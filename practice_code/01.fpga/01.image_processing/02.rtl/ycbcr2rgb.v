==> flow/design.v <==
module ycbcr2rgb( 
	input			clk,
	input			rst_b,
	input			vs_in,
	input			hs_in,
	input			de_in,
	input	[7:0]	y_in,
	input	[7:0]	cb_in,
	input	[7:0]	cr_in,
	output			vs_out,
	output			hs_out,
	output			de_out,
	output	[7:0]	r_out,
	output	[7:0]	g_out,
	output	[7:0]	b_out
);
reg		[9:0]	vs_in_d;
reg		[9:0]	hs_in_d;
reg		[9:0]	de_in_d;
always @(posedge clk or negedge rst_b) begin
	if(!rst_b)begin
		vs_in_d	<=	10'd0;
		hs_in_d	<=	10'd0;
		de_in_d	<=	10'd0;
	end else begin
		vs_in_d	<=	{vs_in_d[8:0], vs_in};
		hs_in_d	<=	{hs_in_d[8:0], hs_in};
		de_in_d	<=	{de_in_d[8:0], de_in};
	end
end
reg		[7:0]	y_minus;  
reg		[8:0]	cb_minus, cr_minus;  
always @(posedge clk or negedge rst_b) begin
	if(!rst_b)begin
		y_minus		<=	8'd0;
	end else if(de_in)begin
		y_minus	<=	y_in - 8'd16;
	end else begin
		y_minus		<=	8'd0;
	end
end
always @(posedge clk or negedge rst_b) begin
	if(!rst_b)begin
		cb_minus		<=	9'd0;
	end else if(de_in)begin
		if(cb_in >= 8'd128) begin
			cb_minus	<=	{1'b0, cb_in - 8'd128};
		end else begin
			cb_minus	<=	{1'b1, 8'd128 - cb_in};
		end
	end else begin
		cb_minus		<=	9'd0;
	end
end
always @(posedge clk or negedge rst_b) begin
	if(!rst_b)begin
		cr_minus		<=	9'd0;
	end else if(de_in)begin
		if(cr_in >= 8'd128) begin
			cr_minus	<=	{1'b0, cr_in - 8'd128};
		end else begin
			cr_minus	<=	{1'b1, 8'd128 - cr_in};
		end
	end else begin
		cr_minus		<=	9'd0;
	end
end
reg		[16:0]	y_mul;  
reg		[15:0]	cb_mul_g;
reg		[18:0]	cb_mul_b;
reg		[17:0]	cr_mul_r;
reg		[16:0]	cr_mul_g;  
always @(posedge clk or negedge rst_b) begin
	if(!rst_b)begin
		y_mul	<=	17'd0;
	end else if(de_in_d[0])begin
		y_mul	<=	9'd298 * y_minus;
	end else begin
		y_mul	<=	17'd0;
	end
end
wire	[14:0]	cb_mul_tmp_1 = 7'd100 * cb_minus[7:0];
always @(posedge clk or negedge rst_b) begin
	if(!rst_b)begin
		cb_mul_g	<=	16'd0;
	end else if(de_in_d[0])begin
		cb_mul_g	<=	{!cb_minus[8], cb_mul_tmp_1};
	end else begin
		cb_mul_g	<=	16'd0;
	end
end
wire	[17:0]	cb_mul_tmp_2 = 10'd516 * cb_minus[7:0];
always @(posedge clk or negedge rst_b) begin
	if(!rst_b)begin
		cb_mul_b	<=	19'd0;
	end else if(de_in_d[0])begin
		cb_mul_b	<=	{cb_minus[8], cb_mul_tmp_2};
	end else begin
		cb_mul_b	<=	19'd0;
	end
end
wire	[16:0]	cr_mul_tmp_1 = 9'd409 * cr_minus[7:0];
always @(posedge clk or negedge rst_b) begin
	if(!rst_b)begin
		cr_mul_r	<=	18'd0;
	end else if(de_in_d[0])begin
		cr_mul_r	<=	{cr_minus[8], cr_mul_tmp_1};
	end else begin
		cr_mul_r	<=	18'd0;
	end
end
wire	[15:0]	cr_mul_tmp_2 = 8'd208 * cr_minus[7:0];
always @(posedge clk or negedge rst_b) begin
	if(!rst_b)begin
		cr_mul_g	<=	17'd0;
	end else if(de_in_d[0])begin
		cr_mul_g	<=	{!cr_minus[8], cr_mul_tmp_2};
	end else begin
		cr_mul_g	<=	17'd0;
	end
end
reg		[16:0]	r_add_1;
reg		[18:0]	r_add_2;
always @(posedge clk or negedge rst_b) begin
	if(!rst_b)begin
		r_add_1	<=	17'd0;
	end else if(de_in_d[1])begin
		r_add_1	<=	y_mul;
	end else begin
		r_add_1	<=	17'd0;
	end
end
always @(posedge clk or negedge rst_b) begin
	if(!rst_b)begin
		r_add_2	<=	19'd0;
	end else if(de_in_d[1])begin
		if(cr_mul_r[17]) begin
			if(cr_mul_r[16:0] >= 17'd128) begin
				r_add_2	<=	{1'd1, {1'd0, cr_mul_r[16:0]} - 18'd128};
			end else begin
				r_add_2	<=	{1'd0, 18'd128 - {1'd0, cr_mul_r[16:0]}};
			end
		end else begin
			r_add_2	<=	{1'd0, {1'd0, cr_mul_r[16:0]} + 18'd128};
		end
	end else begin
		r_add_2	<=	19'd0;
	end
end
reg		[18:0]	g_add_1;
reg		[17:0]	g_add_2;
always @(posedge clk or negedge rst_b) begin
	if(!rst_b)begin
		g_add_1	<=	19'd0;
	end else if(de_in_d[1])begin
		if(cb_mul_g[15]) begin
			if({2'd0, cb_mul_g[14:0]} >= y_mul) begin
				g_add_1	<=	{1'd1, {3'd0, cb_mul_g[14:0]} - {1'd0, y_mul}};
			end else begin
				g_add_1	<=	{1'd0, {1'd0, y_mul} - {3'd0, cb_mul_g[14:0]}};
			end
		end else begin
			g_add_1	<=	{1'd0, {1'd0, y_mul} + {3'd0, cb_mul_g[14:0]}};
		end
	end else begin
		g_add_1	<=	19'd0;
	end
end
always @(posedge clk or negedge rst_b) begin
	if(!rst_b)begin
		g_add_2	<=	18'd0;
	end else if(de_in_d[1])begin
		if(cr_mul_g[16]) begin
			if(cr_mul_g[15:0] >= 16'd128) begin
				g_add_2	<=	{1'd1, {1'd0, cr_mul_g[15:0]} - 17'd128};
			end else begin
				g_add_2	<=	{1'd0, 17'd128 - {1'd0, cr_mul_g[15:0]}};
			end
		end else begin
			g_add_2	<=	{1'd0, 17'd128 + {1'd0, cr_mul_g[15:0]}};
		end
	end else begin
		g_add_2	<=	18'd0;
	end
end
reg		[19:0]	b_add_1;
reg		[7:0]	b_add_2;
always @(posedge clk or negedge rst_b) begin
	if(!rst_b)begin
		b_add_1	<=	20'd0;
	end else if(de_in_d[1])begin
		if(cb_mul_b[18]) begin
			if( cb_mul_b[17:0] >= {1'd0, y_mul}) begin
				b_add_1	<=	{1'd1, {1'd0, cb_mul_b[17:0]} - {2'd0, y_mul}};
			end else begin
				b_add_1	<=	{1'd0, {2'd0, y_mul} - {1'd0, cb_mul_b[17:0]}};
			end
		end else begin
			b_add_1	<=	{1'd0, {2'd0, y_mul} + {1'd0, cb_mul_b[17:0]}};
		end
	end else begin
		b_add_1	<=	20'd0;
	end
end
always @(posedge clk or negedge rst_b) begin
	if(!rst_b)begin
		b_add_2	<=	8'd0;
	end else if(de_in_d[1]) begin
		b_add_2	<=	8'd128;
	end else begin
		b_add_2	<=	8'd0;
	end
end
reg		[19:0]	r_add_3;
always @(posedge clk or negedge rst_b) begin
	if(!rst_b)begin
		r_add_3	<=	19'd0;
	end else if(de_in_d[2]) begin
		if(r_add_2[18]) begin
			if(r_add_2[17:0] >= {1'd0, r_add_1}) begin  
				r_add_3	<=	19'd0;
			end else begin
				r_add_3	<=	{1'd0, r_add_1} - r_add_2[17:0];
			end
		end else begin
			r_add_3	<=	{1'd0, r_add_1} + r_add_2[17:0];
		end
	end else begin
		r_add_3	<=	19'd0;
	end
end
reg		[18:0]	g_add_3;
always @(posedge clk or negedge rst_b) begin
	if(!rst_b)begin
		g_add_3	<=	19'd0;
	end else if(de_in_d[2]) begin
		if(g_add_1[18] ^ g_add_2[17]) begin  
			if({1'd0, g_add_1[17:0]} >= {2'd0, g_add_2[16:0]})begin
				if(g_add_1[18]) begin  
					g_add_3	<=	19'd0;
				end else begin
					g_add_3	<=	{1'd0, g_add_1[17:0]} - {2'd0, g_add_2[16:0]};
				end
			end else begin
				if(g_add_2[17])begin  
					g_add_3	<=	19'd0;
				end else begin
					g_add_3	<=	{2'd0, g_add_2[16:0]} - {1'd0, g_add_1[17:0]};
				end
			end 
		end else begin
			g_add_3	<=	{1'd0, g_add_1[17:0]} + {2'd0, g_add_2[16:0]};
		end
	end else begin
		g_add_3	<=	19'd0;
	end
end
reg		[19:0]	b_add_3;
always @(posedge clk or negedge rst_b) begin
	if(!rst_b)begin
		b_add_3	<=	20'd0;
	end else if(de_in_d[2]) begin
		if(b_add_1[19]) begin
			if(b_add_1[18:0] >= 19'd128) begin 
				b_add_3	<=	20'd0;
			end else begin
				b_add_3	<=	20'd128 - {1'd0, b_add_1[18:0]};
			end
		end else begin
			b_add_3	<=	{1'd0, b_add_1[18:0]} + 20'd128;
		end
	end else begin
		b_add_3	<=	20'd0;
	end
end
reg		[7:0]	r_data, g_data, b_data;
always @(posedge clk or negedge rst_b) begin
	if(!rst_b)begin
		r_data	<=	8'd0;
	end else if(de_in_d[3])begin
		if(|r_add_3[19:16])begin 
			r_data	<=	8'd255;
		end else begin
			r_data	<=	r_add_3[15-:8];
		end
	end else begin
		r_data	<=	8'd0;
	end
end
always @(posedge clk or negedge rst_b) begin
	if(!rst_b)begin
		g_data	<=	8'd0;
	end else if(de_in_d[3])begin
		if(|g_add_3[18:16])begin 
			g_data	<=	8'd255;
		end else begin
			g_data	<=	g_add_3[15-:8];
		end
	end else begin
		g_data	<=	8'd0;
	end
end
always @(posedge clk or negedge rst_b) begin
	if(!rst_b)begin
		b_data	<=	8'd0;
	end else if(de_in_d[3])begin
		if(|b_add_3[19:16])begin 
			b_data	<=	8'd255;
		end else begin
			b_data	<=	b_add_3[15-:8];
		end
	end else begin
		b_data	<=	8'd0;
	end
end
assign		vs_out 		=	vs_in_d[4];
assign		hs_out 		=	hs_in_d[4];
assign		de_out 		=	de_in_d[4];
assign		r_out		=	r_data;
assign		g_out		=	g_data;
assign		b_out		=	b_data;
endmodule
# Tool chain data of ycbcr2rgb
# The steps from the RTL of ycbcr2rgb to its reports follow in flow order.
# Lines are those of the file above, counted from 1.
# Library cell names are shortened.
# Not given: -
[setup]
top = "ycbcr2rgb"
clock = "clk"
cell_library = "sky130hd"
lib_corner = "tt_025C_1v80"

# Word level
# Counts by Yosys on the flattened word-level netlist (proc, flatten, opt, wreduce; memories kept). Register bits leave out memories and registers merged into their read ports (data or address); mux counts leave out enables and synchronous resets folded into registers. Print and check cells are left out. Cells with the same type and inputs are merged into one.
[classes]
reduce_and_logical = 5
bitwise = 1
n_mux = 40
div_mod_pow = 0
addsub = 24
eq_ne = 0
compare = 9
n_mul = 5
n_shift = 0
[ops]
columns = ["op", "n"]
rows = [
  ["8-bit by 8-bit multiplier with 16-bit output with constant A", 2],
  ["19-bit two-way mux", 12],
  ["20-bit two-way mux", 9],
  ["9-bit by 8-bit multiplier with 17-bit output with constant A", 1],
  ["18-bit two-way mux", 4],
  ["5-bit by 8-bit multiplier with 13-bit output with constant A", 1],
  ["17-bit by 18-bit subtractor with 19-bit output", 3],
  ["8-bit two-way mux", 7],
  ["18-bit by 17-bit greater-or-equal comparator with 1-bit output", 3],
  ["17-bit two-way mux", 3],
  ["4-bit by 8-bit multiplier with 12-bit output with constant A", 1],
  ["17-bit by 18-bit adder with 19-bit output", 2],
  ["18-bit by 17-bit subtractor with 19-bit output", 2],
  ["9-bit two-way mux", 4],
  ["19-bit by 8-bit adder with 20-bit output with constant B", 1],
  ["8-bit by 19-bit subtractor with 20-bit output with constant A", 1],
  ["18-bit by 17-bit adder with 19-bit output", 1],
  ["19-bit by 8-bit greater-or-equal comparator with 1-bit output with constant B", 1],
  ["15-bit by 17-bit subtractor with 18-bit output", 1],
  ["17-bit by 15-bit adder with 18-bit output", 1],
  ["17-bit by 15-bit subtractor with 18-bit output", 1],
  ["17-bit by 8-bit adder with 18-bit output with constant B", 1],
  ["17-bit by 8-bit subtractor with 18-bit output with constant B", 1],
  ["8-bit by 17-bit subtractor with 18-bit output with constant A", 1],
  ["15-bit by 17-bit greater-or-equal comparator with 1-bit output", 1],
  ["16-bit by 8-bit subtractor with 17-bit output with constant B", 1],
  ["17-bit by 8-bit greater-or-equal comparator with 1-bit output with constant B", 1],
  ["8-bit by 16-bit adder with 17-bit output with constant A", 1],
]
# Other operator kinds: 11; their cells: 16.
[word_totals]
romBits = 0
latch_bits = 0
ramBits = 0
elab_cells = 106
regBits = 304
n_memories = 0
in_bits = 29
clocked_rd_ports_x_width = 0

# Depth
# Longest topological path by Yosys (ltp), each cell counted once; first at word level (registers and memories cut), then after technology mapping (sequential cells cut; the memories' decode and read muxes count).
[depth]
word_depth = 5
abc_area = 0
ltp_mapped = 16
mapped_depth_nobuf = 16

# Mapped cells and area
# Source: synth_stat.txt of the flow (Yosys; design flattened, memories mapped). It holds for the ABC_AREA given above (unset counts as 0); a run with the other value may have another netlist.
# Totals and module areas in this step are rounded.
[by_type]
columns = ["cell_type", "n", "area_total_um2"]
rows = [
  ["dfrtp_1", 256, 6.41E+03],
  ["ha_1", 282, 3.53E+03],
  ["inv_1", 229, 859.574],
  ["a21oi_1", 154, 770.739],
  ["nor2_1", 166, 623.098],
  ["fa_1", 30, 600.576],
  ["and2_1", 88, 550.528],
  ["xnor2_1", 56, 490.47],
  ["o21ai_0", 81, 405.389],
  ["nand2_1", 98, 367.853],
  ["xor2_1", 41, 359.094],
  ["o21a_1", 42, 315.302],
  ["a21o_1", 39, 292.781],
  ["nor3_1", 52, 260.25],
  ["nor2b_1", 38, 237.728],
  ["clkbuf_1", 63, 236.477],
  ["nand3_1", 41, 205.197],
  ["o21bai_1", 25, 187.68],
]
# Other cell types: 74; their cells: 384.
[synth_totals]
ff_cells = 256
synth_area_um2 = 19700
seq_area_um2 = 6410
mapped_cells = 2165

# Path before layout
# OpenSTA on the mapped netlist: ideal clock, no wires. The path of least setup slack (recovery checks aside). Input and output delay are each 20% of the period. Register names are those of the netlist, which keeps one name where synthesis merged equal registers.
[synth_path]
path_type = "reg-to-reg"
from = "register cr_minus[3]"
to = "register cr_mul_r[15]"
t_required_ps = 3891
setup_ps = 119
t_first_pin_ps = 0
clock_period_ps = 4010
path_stages = 14
t_arrival_ps = 3496
slack_ps = 395
path_delay_ps = 3615
synth_period_reached_ps = 3615
# "path_delay_ps" = arrival - input delay + setup time.
# "path_stages" counts driving pins, that of a launching flip-flop among them; a cell with two outputs on the path counts twice.
# "synth_period_reached_ps" is the clock period less the worst setup slack; recovery checks do not enter. This is arithmetic on one report: input and output delays are still those of the set period (20% each).
# The rows between start and end are the longest chain of elaborated cells between them; the timing report does not say that the signal goes this way. Where chains are equally long, one stands for them.
# Each line given opens the expression or statement behind the cell; cells for indexed reads and writes are added by Yosys, which also makes memories of some case tables.
# At most two assigning lines are given for a register; there are more.
[synth_via]
path_cell_list = "dfrtp_1 > ha_1 > fa_1 > fa_1 > fa_1 > ha_1 > a21oi_1 > o21bai_1 > a21oi_1 > o21ai_0 > a21oi_1 > o21ai_0 > xnor2_1 > and2_1"
elab_chain_len = 2
cone_cells = 2
lines_between = 2
cone_classes = "mul (1); mux (1)"
[synth_rtl]
columns = ["item", "line_no", "rtl"]
rows = [
  ["from (decl)", 32, "reg [8:0] cb_minus, cr_minus;"],
  ["from (assign)", 60, "cr_minus <= {1'b0, cr_in - 8'd128};"],
  ["from (assign)", 62, "cr_minus <= {1'b1, 8'd128 - cr_in};"],
  ["9-bit by 8-bit multiplier with 17-bit output", 102, "wire [16:0] cr_mul_tmp_1 = 9'd409 * cr_minus[7:0];"],
  ["18-bit two-way mux", 106, "end else if(de_in_d[0])begin"],
  ["to (assign)", 105, "cr_mul_r <= 18'd0;"],
  ["to (assign)", 107, "cr_mul_r <= {cr_minus[8], cr_mul_tmp_1};"],
  ["to (decl)", 71, "reg [17:0] cr_mul_r;"],
]

# Timing after layout
# From the final timing report of run A: the path of least setup slack in the routed layout; clock arrival at registers is part of the times.
# The report prints the path's times to 10 ps; the period is as set.
[layout_path]
path_type = "reg-to-reg"
from = "register y_minus[2]"
to = "register y_mul[15]"
t_arrival_ps = 4610
path_stages = 15
setup_ps = 160
clock_period_ps = 7060
t_required_ps = 7470
t_first_pin_ps = 560
slack_ps = 2860
# The rows between start and end are the longest chain of elaborated cells between them; the timing report does not say that the signal goes this way. Where chains are equally long, one stands for them.
# At most two assigning lines are given for a register; there are more.
[layout_via]
path_cell_list = "dfrtp_1 > ha_1 > ha_1 > ha_1 > fa_1 > ha_1 > nor2b_1 > o21ai_0 > a21boi_0 > o21ai_0 > nand2b_1 > a21o_1 > a21o_1 > a31oi_1 > mux2i_1"
elab_chain_len = 2
cone_cells = 2
lines_between = 2
cone_classes = "mul (1); mux (1)"
[layout_rtl]
columns = ["item", "line_no", "rtl"]
rows = [
  ["from (decl)", 31, "reg [7:0] y_minus;"],
  ["from (assign)", 35, "y_minus <= 8'd0;"],
  ["from (assign)", 37, "y_minus <= y_in - 8'd16;"],
  ["8-bit by 8-bit multiplier with 16-bit output", 77, "y_mul <= 9'd298 * y_minus;"],
  ["17-bit two-way mux", 76, "end else if(de_in_d[0])begin"],
  ["to (assign)", 75, "y_mul <= 17'd0;"],
  ["to (assign)", 77, ""],
  ["to (decl)", 68, "reg [16:0] y_mul;"],
]

# Stored flow runs of ycbcr2rgb (2 of them; Yosys, OpenROAD, sky130hd). They differ in their settings and are not a sequence. Constraints: input delay and output delay 20% of the set period each, output load 0.01 pF.
# "period_less_ws_ps" means the clock period less the worst setup slack. The figure is calculated, with input and output delays left at 20% of the set period.
# "worst_setup_path_time_ps": the worst setup path's part of the clock period (all of it between registers, 20% less for each end at a port) less its slack. A launch clock that arrives late makes it longer, a capture clock that arrives late makes it shorter.
# "fin_power_uw" is the tool's figure for a default switching activity; nothing was simulated.
# "worst_setup_path_time_ps" is known to 10 ps.
# Values from the reports are rounded here.

[[run]]
name = "run A"
[run.settings]
period_ns = 7.06
CORE_UTILIZATION = 55
ABC_AREA = 0
GPL_TIMING_DRIVEN = 1
CAP_MARGIN = 20
CORE_MARGIN = 2
SLEW_MARGIN = 20
[run.results]
post_synth_area_um2 = 19700
die_um2 = 37300
finalUtil_pct = 60.7
ws_setup_ps = 2860
setupTns_ps = 0
hold_worst_slack_ps = 347
fin_power_uw = 5990
period_less_ws_ps = 4198
worst_setup_path_time_ps = 4200
timing.worst_path_kind = "reg-to-reg"

[[run]]
name = "run B"
[run.settings]
period_ns = 4.46
CORE_UTILIZATION = 72
SETUP_SLACK_MARGIN = 0.92
PLACE_DENSITY = 0.49
GPL_TIMING_DRIVEN = 1
CTS_CLUSTER_DIAMETER = 72
MIN_ROUTING_LAYER = "met1"
CAP_MARGIN = 20
CORE_MARGIN = 2
SLEW_MARGIN = 20
[run.results]
post_synth_area_um2 = 19700
die_um2 = 28700
finalUtil_pct = 82.9
ws_setup_ps = 645
setupTns_ps = 0
hold_worst_slack_ps = 349
fin_power_uw = 10100
period_less_ws_ps = 3815
worst_setup_path_time_ps = 3820
timing.worst_path_kind = "reg-to-reg"
