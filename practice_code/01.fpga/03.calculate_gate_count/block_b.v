==> flow/design.v <==
module block_b(  
	input			clk,
	input			rst_b,
	input	[35:0]	data_in_01, 
	input	[35:0]	data_in_02,
	output	[35:0]	data_out
);
wire	signed 	[35:0]	data_in_01_tmp = data_in_01[35]? $signed({data_in_01[35], ~data_in_01[34:0]+35'd1}): data_in_01;
wire	signed 	[35:0]	data_in_02_tmp = data_in_02[35]? $signed({data_in_02[35], ~data_in_02[34:0]+35'd1}): data_in_02;
reg	signed	[36:0] 	data_sum_tmp;	
always @(posedge clk or negedge rst_b)begin
	if(!rst_b)begin
		data_sum_tmp	<=	37'd0;
	end else begin
		data_sum_tmp	<=	data_in_01_tmp + data_in_02_tmp;
	end
end
assign	data_out = (data_sum_tmp[36-:2] == 2'd0) ? {1'b0, 35'h7_ffff_ffff}:
				   (data_sum_tmp[36-:2] == 2'd1) ? {1'b1, ~data_sum_tmp[34:0]+35'd1} :
				   (data_sum_tmp[36-:2] == 2'd2) ? data_sum_tmp[35:0]: 36'h7_ffff_ffff;
endmodule
## Tool chain data of block_b

Tool output for the design above, in the order of the flow.
Lines are those of the file above, counted from 1.
Cell names lack the library's common part.
The mark -- stands for no value.

| inputs | value |
|---|---|
| top module | block_b |
| clock input | clk |
| library | sky130hd |
| library corner | tt_025C_1v80 |

## After elaboration

Yosys after proc, flatten, opt, wreduce and memory -nomap, before mapping. Enables and synchronous resets that opt folds into registers are not counted as muxes. Memory bits, and registers merged into a memory's read port (data or address), are not among the register bits. Print and check cells are not counted. Equal cells are merged and count once.

| storage and ports | value |
|---|---|
| word-level cells | 16 |
| flip-flop bits (word level) | 37 |
| output and inout bits | 36 |

| operators by class | value |
|---|---|
| add/subtract/negate cells | 4 |
| reductions and logical operators | 1 |
| equal/unequal tests | 2 |
| bitwise logic cells | 3 |
| muxes and demuxes | 5 |

Operators by type and width:

| kind | count |
|---|---|
| 2-to-1 mux 36 bit | 5 |
| adder 35 x 1 -> 35 bit with constant B | 3 |
| NOT 35 bit | 3 |
| adder 36 x 36 -> 37 bit | 1 |
| == test 2 x 1 -> 1 bit with constant B | 1 |
| == test 2 bit with constant B | 1 |
| zero test 2 bit | 1 |

## Depth

Yosys ltp: most cells in a row. Word level: on the elaborated netlist, between registers, memories and ports. Mapped: between sequential cells and ports; inverters and the memories' decode and read muxes count.

| logic depth | value |
|---|---|
| depth after elaboration | 4 |
| ABC_AREA | 0 |
| gate-level depth with buffers | 19 |
| mapped depth without buffers | 18 |

## Mapped cells and area

Source: synth_stat.txt of the flow (Yosys; design flattened, memories mapped). It holds for the ABC_AREA given above (unset counts as 0); a run with the other value may have another netlist.

| synthesis totals | value |
|---|---|
| cell area after synthesis | 0.00522 mm2 |
| flip-flop cells | 37 |
| cell count | 678 |
| sequential area | 0.0009259 mm2 |

Cells by type:

| type | count | area in all (um2) |
|---|---|---|
| dfrtp_1 | 37 | 925.888 |
| xnor2_1 | 93 | 814.531 |
| ha_1 | 39 | 487.968 |
| a21oi_1 | 65 | 325.312 |
| xor2_1 | 35 | 306.544 |
| nor2_1 | 67 | 251.491 |
| nand2_1 | 63 | 236.477 |
| o21ai_0 | 38 | 190.182 |
| o31ai_1 | 20 | 150.144 |
| o41ai_1 | 15 | 131.376 |
| nand2b_1 | 15 | 93.84 |
| a21o_1 | 12 | 90.086 |
| clkbuf_1 | 22 | 82.579 |
| or4_1 | 11 | 82.579 |
| nor4_1 | 13 | 81.328 |
| or3_1 | 10 | 62.56 |
| nor3_1 | 12 | 60.058 |
| inv_1 | 15 | 56.304 |

Other cell types: 41; their cells: 96.

## Timing after synthesis

Source: OpenSTA report_checks on the synthesized netlist (no wires, ideal clock, input and output delay 20% of the period each), path of least setup slack; recovery checks are left aside. Register names are those of the netlist, which keeps one name where synthesis merged equal registers.

| timing after synthesis | value |
|---|---|
| path kind | input-to-reg |
| start | input data_in_01[10] |
| end | register data_sum_tmp[36] |
| path delay | 3.814 ns |
| input delay | 1.274 ns |
| clock period | 6.37 ns |
| required time | 6.290 ns |
| stages on the path | 15 |
| arrival time | 5.008 ns |
| slack | 1.283 ns |
| period reached after synthesis | 5.087 ns |

"path delay" = arrival - input delay + setup time.
"stages on the path" counts driving pins, that of a launching flip-flop among them; a cell with two outputs on the path counts twice.
"period reached after synthesis" is the clock period less the worst setup slack; recovery checks do not enter. This is arithmetic on one report: input and output delays are still those of the set period (20% each).
The rows between start and end are the longest chain of elaborated cells between them; the timing report does not say that the signal goes this way. Where chains are equally long, one stands for them.
A line is the first line of the expression or statement that the cell stems from. Yosys adds cells for indexed reads and writes and turns some case tables into memories.

| between the ends, after synthesis | value |
|---|---|
| path through | or4_4 > or4_1 > or2_1 > nand2b_1 > or4_4 > nand2b_4 > nand2_1 > xnor2_1 > ha_1 > nor2b_1 > o21ai_0 > nand2b_1 > a221o_1 > a2111o_1 > a2bb2oi_1 |
| length of the longest elaborated chain | 4 |
| elaborated cells on any way between the ends | 4 |
| RTL lines with such cells | 2 |
| classes of those cells | add/sub (2); mux (1); logic (1) |

RTL lines, path after synthesis:

| element | line | text |
|---|---|---|
| start, declared | 4 | `input [35:0] data_in_01,` |
| NOT 35 bit | 8 | `wire signed [35:0] data_in_01_tmp = data_in_01[35]? $signed({data_in_01[35], ~data_in_01[34:0]+35'd1}): data_i ...` |
| adder 35 x 1 -> 35 bit | 8 |  |
| 2-to-1 mux 36 bit | 8 |  |
| adder 36 x 36 -> 37 bit | 15 | `data_sum_tmp <= data_in_01_tmp + data_in_02_tmp;` |
| end, assigned | 13 | `data_sum_tmp <= 37'd0;` |
| end, assigned | 15 |  |
| end, declared | 10 | `reg signed [36:0] data_sum_tmp;` |

## Path in the finished layout

From the final timing report of run 1: the path of least setup slack in the routed layout; clock arrival at registers is part of the times.

| timing after layout | value |
|---|---|
| path kind | input-to-reg |
| start | input data_in_01[8] |
| end | register data_sum_tmp[32] |
| slack | -0.72 ns |
| required time | 4.05 ns |
| input delay | 0.78 ns |
| stages on the path | 17 |
| clock period | 3.89 ns |
| arrival time | 4.77 ns |

The rows between start and end are the longest chain of elaborated cells between them; the timing report does not say that the signal goes this way. Where chains are equally long, one stands for them.

| between the ends, after layout | value |
|---|---|
| path through | buf_6 > or4_4 > or4_4 > or2_4 > nand2b_4 > or4_4 > o41ai_4 > xnor2_1 > ha_1 > a21oi_2 > nor2b_1 > o21ai_1 > nand2b_1 > buf_4 > or3_4 > o21ba_4 > xor2_1 |
| length of the longest elaborated chain | 4 |
| elaborated cells on any way between the ends | 4 |
| RTL lines with such cells | 2 |
| classes of those cells | add/sub (2); mux (1); logic (1) |

RTL lines, path after layout:

| element | line | text |
|---|---|---|
| start, declared | 4 | `input [35:0] data_in_01,` |
| NOT 35 bit | 8 | `wire signed [35:0] data_in_01_tmp = data_in_01[35]? $signed({data_in_01[35], ~data_in_01[34:0]+35'd1}): data_i ...` |
| adder 35 x 1 -> 35 bit | 8 |  |
| 2-to-1 mux 36 bit | 8 |  |
| adder 36 x 36 -> 37 bit | 15 | `data_sum_tmp <= data_in_01_tmp + data_in_02_tmp;` |
| end, assigned | 13 | `data_sum_tmp <= 37'd0;` |
| end, assigned | 15 |  |
| end, declared | 10 | `reg signed [36:0] data_sum_tmp;` |

## Implementation results

Measured data: module block_b, platform sky130hd, 2 stored runs of the flow under differing settings, order arbitrary. Input and output delays are each 20% of the period that was set; the output load is 0.01 pF.
"clock period achieved" means the clock period less the worst setup slack. The figure is calculated, with input and output delays left at 20% of the set period.
"time on the worst setup path" means the part of the period allowed to the worst setup path (the constraints hold back 20% at inputs and 20% at outputs) less its slack; where the path has registers, the arrival times of their clocks count too.
By "power consumption" is meant OpenSTA's value without simulated activity: inputs other than the clock are taken to toggle once in ten clock periods, and the tool carries that through the logic.
Among the settings, . means not set for that run.

| stored run | period_ns | CORE_UTILIZATION | PLACE_DENSITY | CORE_ASPECT_RATIO | TNS_END_PERCENT | ABC_AREA | CTS_CLUSTER_DIAMETER | SLEW_MARGIN | MIN_ROUTING_LAYER | MAX_ROUTING_LAYER | CAP_MARGIN | CORE_MARGIN | SETUP_SLACK_MARGIN | PLACE_DENSITY_LB_ADDON | CELL_PAD_IN_SITES_DETAIL_PLACEMENT | GPL_TIMING_DRIVEN | utilization of the finished layout (%) | power consumption (W) | setup slack of the worst path (ns) | time on the worst setup path (ns) | class of the worst setup path | total negative setup slack (ns) | full die area (mm2) | mapped cell area after synthesis (mm2) | standard-cell area after routing (mm2) | clock period achieved (ns) |
|---|---|---|---|---|---|---|---|---|---|---|---|---|---|---|---|---|---|---|---|---|---|---|---|---|---|---|
| run 1 | 3.89 | 27 | 0.75 | 0.83 | 65 | 0 | 281 | 35 | met2 | met5 | 20 | 2 | . | . | . | . | 49.2 | 0.003624 | -0.718 | 3.83 | input-to-reg | -6.578 | 0.0204663 | 0.00522 | 0.0093777 | 4.608 |
| run 2 | 2.86 | 22 | . | 1.11 | 60 | . | . | 25 | met2 | . | 20 | 2 | 0.64 | 0.16 | 0 | 0 | 43.2 | 0.005354 | -1.483 | 3.77 | input-to-reg | -26.599 | 0.0249776 | 0.00522 | 0.0101059 | 4.343 |
