==> flow/design.v <==
module rgb2ycbcr( 
	input			clk,
	input			rst_b,
	input			vs_in,
	input			hs_in,
	input			de_in,
	input	[7:0]	r_in,
	input	[7:0]	g_in,
	input	[7:0]	b_in,
	output			vs_out,
	output			hs_out,
	output			de_out,
	output	[7:0]	y_out,
	output	[7:0]	cb_out,
	output	[7:0]	cr_out
);
reg		[9:0]	vs_in_d;
reg		[9:0]	hs_in_d;
reg		[9:0]	de_in_d;
always @(posedge clk or negedge rst_b) begin
	if(!rst_b)begin
		vs_in_d	<=	10'd0;
		hs_in_d	<=	10'd0;
		de_in_d	<=	10'd0;
	end else begin
		vs_in_d	<=	{vs_in_d[8:0], vs_in};
		hs_in_d	<=	{hs_in_d[8:0], hs_in};
		de_in_d	<=	{de_in_d[8:0], de_in};
	end
end
reg		[15:0]	y_r, y_g, y_b;
reg		[15:0]	cb_r, cb_g, cb_b;
reg		[15:0]	cr_r, cr_g, cr_b;
always @(posedge clk or negedge rst_b) begin
	if(!rst_b)begin
		y_r		<=	16'd0;
		cb_r	<=	16'd0;
		cr_r	<=	16'd0;
		y_g		<=	16'd0;
		cb_g	<=	16'd0;
		cr_g	<=	16'd0;
		y_b		<=	16'd0;
		cb_b	<=	16'd0;
		cr_b	<=	16'd0;
	end else if(de_in) begin
		y_r		<=	8'd66 * r_in;
		cb_r	<=	8'd38 * r_in;
		cr_r	<=	8'd112 * r_in;
		y_g		<=	8'd129 * g_in;
		cb_g	<=	8'd74 * g_in;
		cr_g	<=	8'd94 * g_in;
		y_b		<=	8'd25 * b_in;
		cb_b	<=	8'd112 * b_in;
		cr_b	<=	8'd18 * b_in;
	end else begin
		y_r		<=	16'd0;
		cb_r	<=	16'd0;
		cr_r	<=	16'd0;
		y_g		<=	16'd0;
		cb_g	<=	16'd0;
		cr_g	<=	16'd0;
		y_b		<=	16'd0;
		cb_b	<=	16'd0;
		cr_b	<=	16'd0;
	end
end
reg		[16:0]	y_r_g, cb_r_g, cr_g_b; 
always @(posedge clk or negedge rst_b) begin
	if(!rst_b)begin
		y_r_g	<=	17'd0;
		cb_r_g	<=	17'd0;
		cr_g_b	<=	17'd0;
	end else if(de_in_d[0]) begin
		y_r_g 	<=	y_r + y_g;
		cb_r_g	<=	cb_r + cb_g;
		cr_g_b	<=	cr_g + cr_b;
	end else begin
		y_r_g	<=	17'd0;
		cb_r_g	<=	17'd0;
		cr_g_b	<=	17'd0;
	end
end
reg		[16:0]	y_b_128, cb_b_128, cr_r_128; 
always @(posedge clk or negedge rst_b) begin
	if(!rst_b)begin
		y_b_128 	<=	17'd0;
		cb_b_128	<=	17'd0; 
		cr_r_128	<=	17'd0;
	end else if(de_in_d[0])begin
		y_b_128 	<=	y_b + 16'd128;
		cb_b_128	<=	cb_b + 16'd128; 
		cr_r_128	<=	cr_r + 16'd128;
	end else begin
		y_b_128 	<=	17'd0;
		cb_b_128	<=	17'd0; 
		cr_r_128	<=	17'd0;
	end
end
reg		[18:0] y_sum;  
reg		[17:0] cb_sum, cr_sum;  
always @(posedge clk or negedge rst_b) begin
	if(!rst_b)begin
		y_sum	<=	19'd0;
	end else if(de_in_d[1])begin
		y_sum	<=	y_r_g + y_b_128;
	end else begin
		y_sum	<=	19'd0;
	end
end
always @(posedge clk or negedge rst_b) begin
	if(!rst_b)begin
		cb_sum	<=	18'd0;
	end else if(de_in_d[1])begin
		if(cb_r_g <= cb_b_128) begin 
			cb_sum	<=	{1'd0, cb_b_128 - cb_r_g};
		end else begin
			cb_sum	<=	{1'd1, cb_r_g - cb_b_128 };
		end
	end else begin
		cb_sum	<=	18'd0;
	end
end
always @(posedge clk or negedge rst_b) begin
	if(!rst_b)begin
		cr_sum	<=	18'd0;
	end else if(de_in_d[1])begin
		if(cr_r_128 >= cr_g_b) begin
			cr_sum	<=	{1'd0, cr_r_128 - cr_g_b};
		end else begin
			cr_sum	<=	{1'd1, cr_g_b - cr_r_128};
		end
	end else begin
		cr_sum	<=	18'd0;
	end
end
reg		[10:0]	y_shift_sum; 
reg		[9:0]	cb_shift_sum, cr_shift_sum; 
always @(posedge clk or negedge rst_b) begin
	if(!rst_b)begin
		y_shift_sum	<=	11'd0;
	end else if(de_in_d[2]) begin
		y_shift_sum	<=	{1'd0, y_sum[17-:10]} + 11'd16 ;
	end else begin
		y_shift_sum	<=	11'd0;
	end
end
always @(posedge clk or negedge rst_b) begin
	if(!rst_b)begin
		cb_shift_sum	<=	10'd0;
	end else if(de_in_d[2]) begin
		if(cb_sum[17]) begin 
			cb_shift_sum	<=	10'd128 - {1'd0, cb_sum[16-:9]}  ;
		end else begin
			cb_shift_sum	<=	{1'd0, cb_sum[16-:9]} + 10'd128;
		end
	end else begin
		cb_shift_sum	<=	10'd0;
	end
end
always @(posedge clk or negedge rst_b) begin
	if(!rst_b)begin
		cr_shift_sum	<=	10'd0;
	end else if(de_in_d[2]) begin
		if(cr_sum[17]) begin 
			cr_shift_sum	<=	10'd128 - {1'd0, cr_sum[16-:9]} ; 
		end else begin
			cr_shift_sum	<=	{1'd0, cr_sum[16-:9]} + 10'd128;
		end
	end else begin
		cr_shift_sum	<=	10'd0;
	end
end
reg	[7:0]	y_tmp, cb_tmp, cr_tmp;
always @(posedge clk or negedge rst_b) begin
	if(!rst_b)begin
		y_tmp	<=	8'd0;
	end else if(de_in_d[3]) begin
		if(|y_shift_sum[10:8])begin
			y_tmp	<=	8'd255;
		end else begin
			y_tmp	<=	y_shift_sum[7:0];
		end
	end else begin
		y_tmp	<=	8'd0;
	end
end
always @(posedge clk or negedge rst_b) begin
	if(!rst_b)begin
		cb_tmp	<=	8'd0;
	end else if(de_in_d[3]) begin
		if(|cb_shift_sum[9:8])begin
			cb_tmp	<=	8'd255;
		end else begin
			cb_tmp	<=	cb_shift_sum[7:0];
		end
	end else begin
		cb_tmp	<=	8'd0;
	end
end
always @(posedge clk or negedge rst_b) begin
	if(!rst_b)begin
		 cr_tmp	<=	8'd0;
	end else if(de_in_d[3]) begin
		if(|cr_shift_sum[9:8])begin
			cr_tmp	<=	8'd255;
		end else begin
			cr_tmp	<=	cr_shift_sum[7:0];
		end
	end else begin
		cr_tmp	<=	8'd0;
	end
end
assign		y_out	=	y_tmp;	
assign		cb_out	=	cb_tmp;
assign		cr_out	=	cr_tmp;
assign		vs_out	=	vs_in_d[4];
assign		hs_out	=	hs_in_d[4];
assign		de_out	=	de_in_d[4];
endmodule
# Reports on rgb2ycbcr
# Tool output for the design above, in the order of the flow.
# Lines are those of the file above, counted from 1.
# Cell names lack the library's common part.
# Not given: -
dict set report setup {
  design {rgb2ycbcr}
  clock_port {clk}
  lib {sky130hd}
  lib_corner {tt_025C_1v80}
}

# Word level
# Counts by Yosys on the flattened word-level netlist (proc, flatten, opt, wreduce; memories kept). Register bits leave out memories and registers merged into their read ports (data or address); mux counts leave out enables and synchronous resets folded into registers. Print and check cells are left out. Cells with the same type and inputs are merged into one.
dict set report bits {
  reg_bits 357
  inputBits 29
  out_inout_bits 27
  word_cells 88
}
dict set report op_classes {
  addsub 16
  multipliers 9
  cmp 2
  mux 31
  reduce_and_logical 3
}
# operator count
set ops {}
lappend ops {{6-bit by 8-bit multiplier with 14-bit output with constant A} 3}
lappend ops {{5-bit by 8-bit multiplier with 13-bit output with constant A} 2}
lappend ops {{8-bit by 8-bit multiplier with 16-bit output with constant A} 1}
lappend ops {{18-bit two-way mux} 5}
lappend ops {{16-bit two-way mux} 5}
lappend ops {{15-bit two-way mux} 5}
lappend ops {{17-bit subtractor} 4}
lappend ops {{3-bit by 8-bit multiplier with 11-bit output with constant A} 2}
lappend ops {{4-bit by 8-bit multiplier with 12-bit output with constant A} 1}
lappend ops {{8-bit two-way mux} 6}
lappend ops {{10-bit two-way mux} 4}
lappend ops {{15-bit by 8-bit adder with 16-bit output with constant B} 2}
lappend ops {{14-bit two-way mux} 2}
lappend ops {{13-bit two-way mux} 2}
lappend ops {{8-bit by 9-bit subtractor with 10-bit output with constant A} 2}
lappend ops {{9-bit by 8-bit adder with 10-bit output with constant B} 2}
lappend ops {{17-bit by 17-bit adder with 18-bit output} 1}
lappend ops {{15-bit by 16-bit adder with 17-bit output} 1}
lappend ops {{17-bit greater-or-equal comparator} 1}
lappend ops {{17-bit less-or-equal comparator} 1}
lappend ops {{17-bit two-way mux} 1}
lappend ops {{14-bit by 15-bit adder with 16-bit output} 1}
lappend ops {{15-bit by 13-bit adder with 16-bit output} 1}
lappend ops {{13-bit by 8-bit adder with 14-bit output with constant B} 1}
lappend ops {{10-bit by 5-bit adder with 11-bit output with constant B} 1}
lappend ops {{11-bit two-way mux} 1}
lappend ops {{2-bit OR reduction} 2}
lappend ops {{3-bit OR reduction} 1}

# Longest topological paths
# Yosys ltp: most cells in a row. Word level: on the elaborated netlist, between registers, memories and ports. Mapped: between sequential cells and ports; inverters and the memories' decode and read muxes count.
dict set report depth {
  word_depth 3
  abc_area 1
  depth_mapped 15
  depth_no_buf 15
}

# After synthesis
# The flow's flattened synthesis, as Yosys stat reports it; memories are mapped. The netlist is that of the ABC_AREA named above (0 if unset); the other value can give another one.
dict set report mapped {
  cells 2519
  mapped_area_um2 19670.1
  seqArea_um2 7282.0
  ffs 291
  buffers 31
}
# cell count type_area_um2
set by_type {}
lappend by_type {dfrtp_1 291 7.28E+03}
lappend by_type {ha_1 248 3.1E+03}
lappend by_type {nand2_1 604 2.27E+03}
lappend by_type {inv_1 441 1.66E+03}
lappend by_type {a21oi_1 216 1.08E+03}
lappend by_type {fa_1 49 980.941}
lappend by_type {nor2_1 254 953.414}
lappend by_type {o21ai_0 118 590.566}
lappend by_type {nand3_1 113 565.542}
lappend by_type {nand4_1 25 156.4}
lappend by_type {xor2_1 15 131.376}
lappend by_type {nor3_1 26 130.125}
lappend by_type {a21o_1 16 120.115}
lappend by_type {clkbuf_1 26 97.594}
lappend by_type {a31oi_1 10 62.56}
lappend by_type {o21a_1 8 60.058}
lappend by_type {o21bai_1 7 52.55}
lappend by_type {xnor2_1 6 52.55}
# Not listed: further types 25, cells in them 46.

# Path before layout
# Source: OpenSTA report_checks on the synthesized netlist (no wires, ideal clock, input and output delay 20% of the period each), path of least setup slack; recovery checks are left aside. Register names are those of the netlist, which keeps one name where synthesis merged equal registers.
dict set report synth_timing {
  path_type {input-to-reg}
  startpoint {input port g_in[5]}
  endpoint {register cr_g[9]}
  clock_period_ns 5.54
  in_delay_ns 1.108
  setup_time_ns 0.132
  t_first_pin_ns 1.108
  t_arrival_ns 3.787
  t_required_ns 5.408
  path_slack_ns 1.621
  delay_ns 2.811
  driving_pins 13
  n_path_buf 0
  synth_period_reached_ns 3.919
}
# "delay_ns" is the arrival time less input delay plus setup time.
# "driving_pins": output pins that drive a net of the path, with the launching flip-flop's if there is one; two outputs of one cell count as two.
# "synth_period_reached_ns" is the clock period less the worst setup slack; recovery checks do not enter. This is arithmetic on one report: input and output delays are still those of the set period (20% each).
# The rows between start and end are the longest chain of elaborated cells between them; the timing report does not say that the signal goes this way. Where chains are equally long, one stands for them.
# A line is the first line of the expression or statement that the cell stems from. Yosys adds cells for indexed reads and writes and turns some case tables into memories.
# At most two assigning lines are given for a register; there are more.
dict set report synth_via {
  path_cell_list {inv_1 -> fa_1 -> inv_1 -> fa_1 -> inv_1 -> fa_1 -> inv_1 -> ha_1 -> a21oi_1 -> o21ai_0 -> a21oi_1 -> xor2_1 -> nor2_1}
  elab_chain_cells 2
  cells_between 2
  lines_between 2
  cone_classes {mul (1); mux (1)}
}
# element line
set synth_lines {}
lappend synth_lines {{from (decl)} 8} ;# input [7:0] g_in,
lappend synth_lines {{6-bit by 8-bit multiplier with 14-bit output} 51} ;# cr_g <= 8'd94 * g_in;
lappend synth_lines {{15-bit two-way mux} 45} ;# end else if(de_in) begin
lappend synth_lines {{to (assign)} 41} ;# cr_g <= 16'd0;
lappend synth_lines {{to (assign)} 51}

# Path in the finished layout
# Path of least setup slack in the final report of run 1 (OpenROAD, finished layout, wires in). Where an end is a register, its clock arrival counts in the times.
dict set report layout_timing {
  path_type {input-to-reg}
  startpoint {input port g_in[7]}
  endpoint {register cr_g[9]}
  clock_period_ns 7.6
  in_delay_ns 1.52
  setup_time_ns 0.12
  t_first_pin_ns 1.52
  t_arrival_ns 5.13
  t_required_ns 8.00
  path_slack_ns 2.87
  driving_pins 14
  n_path_buf 1
}
# The rows between start and end are the longest chain of elaborated cells between them; the timing report does not say that the signal goes this way. Where chains are equally long, one stands for them.
# At most two assigning lines are given for a register; there are more.
dict set report layout_via {
  path_cell_list {clkdlybuf4s50_1 -> inv_1 -> fa_1 -> inv_1 -> fa_1 -> inv_1 -> fa_1 -> inv_1 -> ha_1 -> a21oi_1 -> o21ai_0 -> a21oi_1 -> xor2_1 -> nor2_1}
  elab_chain_cells 2
  cells_between 2
  lines_between 2
  cone_classes {mul (1); mux (1)}
}
# element line
set layout_lines {}
lappend layout_lines {{from (decl)} 8} ;# input [7:0] g_in,
lappend layout_lines {{6-bit by 8-bit multiplier with 14-bit output} 51} ;# cr_g <= 8'd94 * g_in;
lappend layout_lines {{15-bit two-way mux} 45} ;# end else if(de_in) begin
lappend layout_lines {{to (assign)} 41} ;# cr_g <= 16'd0;
lappend layout_lines {{to (assign)} 51}

; Design rgb2ycbcr on sky130hd. What follows are 2 stored runs of the flow, each under its own settings; their order means nothing. The constraints put input and output delay at 20% of the set period each and load the outputs with 0.01 pF.
; By "achievedPeriod_ns" is meant the clock period of the run minus its worst setup slack. This is arithmetic on one report: input and output delays are still those of the set period (20% each).
; "worst_path_time_ns" is the time allowed to the run's worst setup path (the clock period less input and output delay, where it has them) less its slack. Clock arrival times count: a late capture clock shortens it, a late launch clock lengthens it.
; "power_w" is the tool's figure for a default switching activity; nothing was simulated.

[run 1: settings]
period_ns = 7.6
CORE_UTILIZATION = 59
SETUP_SLACK_MARGIN = 1.57
PLACE_DENSITY_LB_ADDON = 0.06
HOLD_SLACK_MARGIN = 0.18
ABC_AREA = 1
GPL_ROUTABILITY_DRIVEN = 1
CTS_CLUSTER_SIZE = 37
CTS_CLUSTER_DIAMETER = 45
SLEW_MARGIN = 25
MAX_ROUTING_LAYER = met5
CAP_MARGIN = 20
CORE_MARGIN = 2
[run 1: results]
achievedPeriod_ns = 4.730
worst_path_time_ns = 3.21
critical_path_kind = input-to-reg
power_w = 0.006313
final_die_area_um2 = 34815.8
utilization_frac = 0.673
synthesis_area_um2 = 19670.1
fin_hold_ws_ns = 0.348
worstSetupSlack_ns = 2.870

[run 2: settings]
period_ns = 4.49
SETUP_SLACK_MARGIN = 0.86
CAP_MARGIN = 20
CORE_MARGIN = 2
CORE_UTILIZATION = 40
SLEW_MARGIN = 20
[run 2: results]
achievedPeriod_ns = 3.505
worst_path_time_ns = 2.61
critical_path_kind = input-to-reg
power_w = 0.009836
final_die_area_um2 = 45922.3
utilization_frac = 0.464
synthesis_area_um2 = 17689.5
fin_hold_ws_ns = 0.348
worstSetupSlack_ns = 0.985
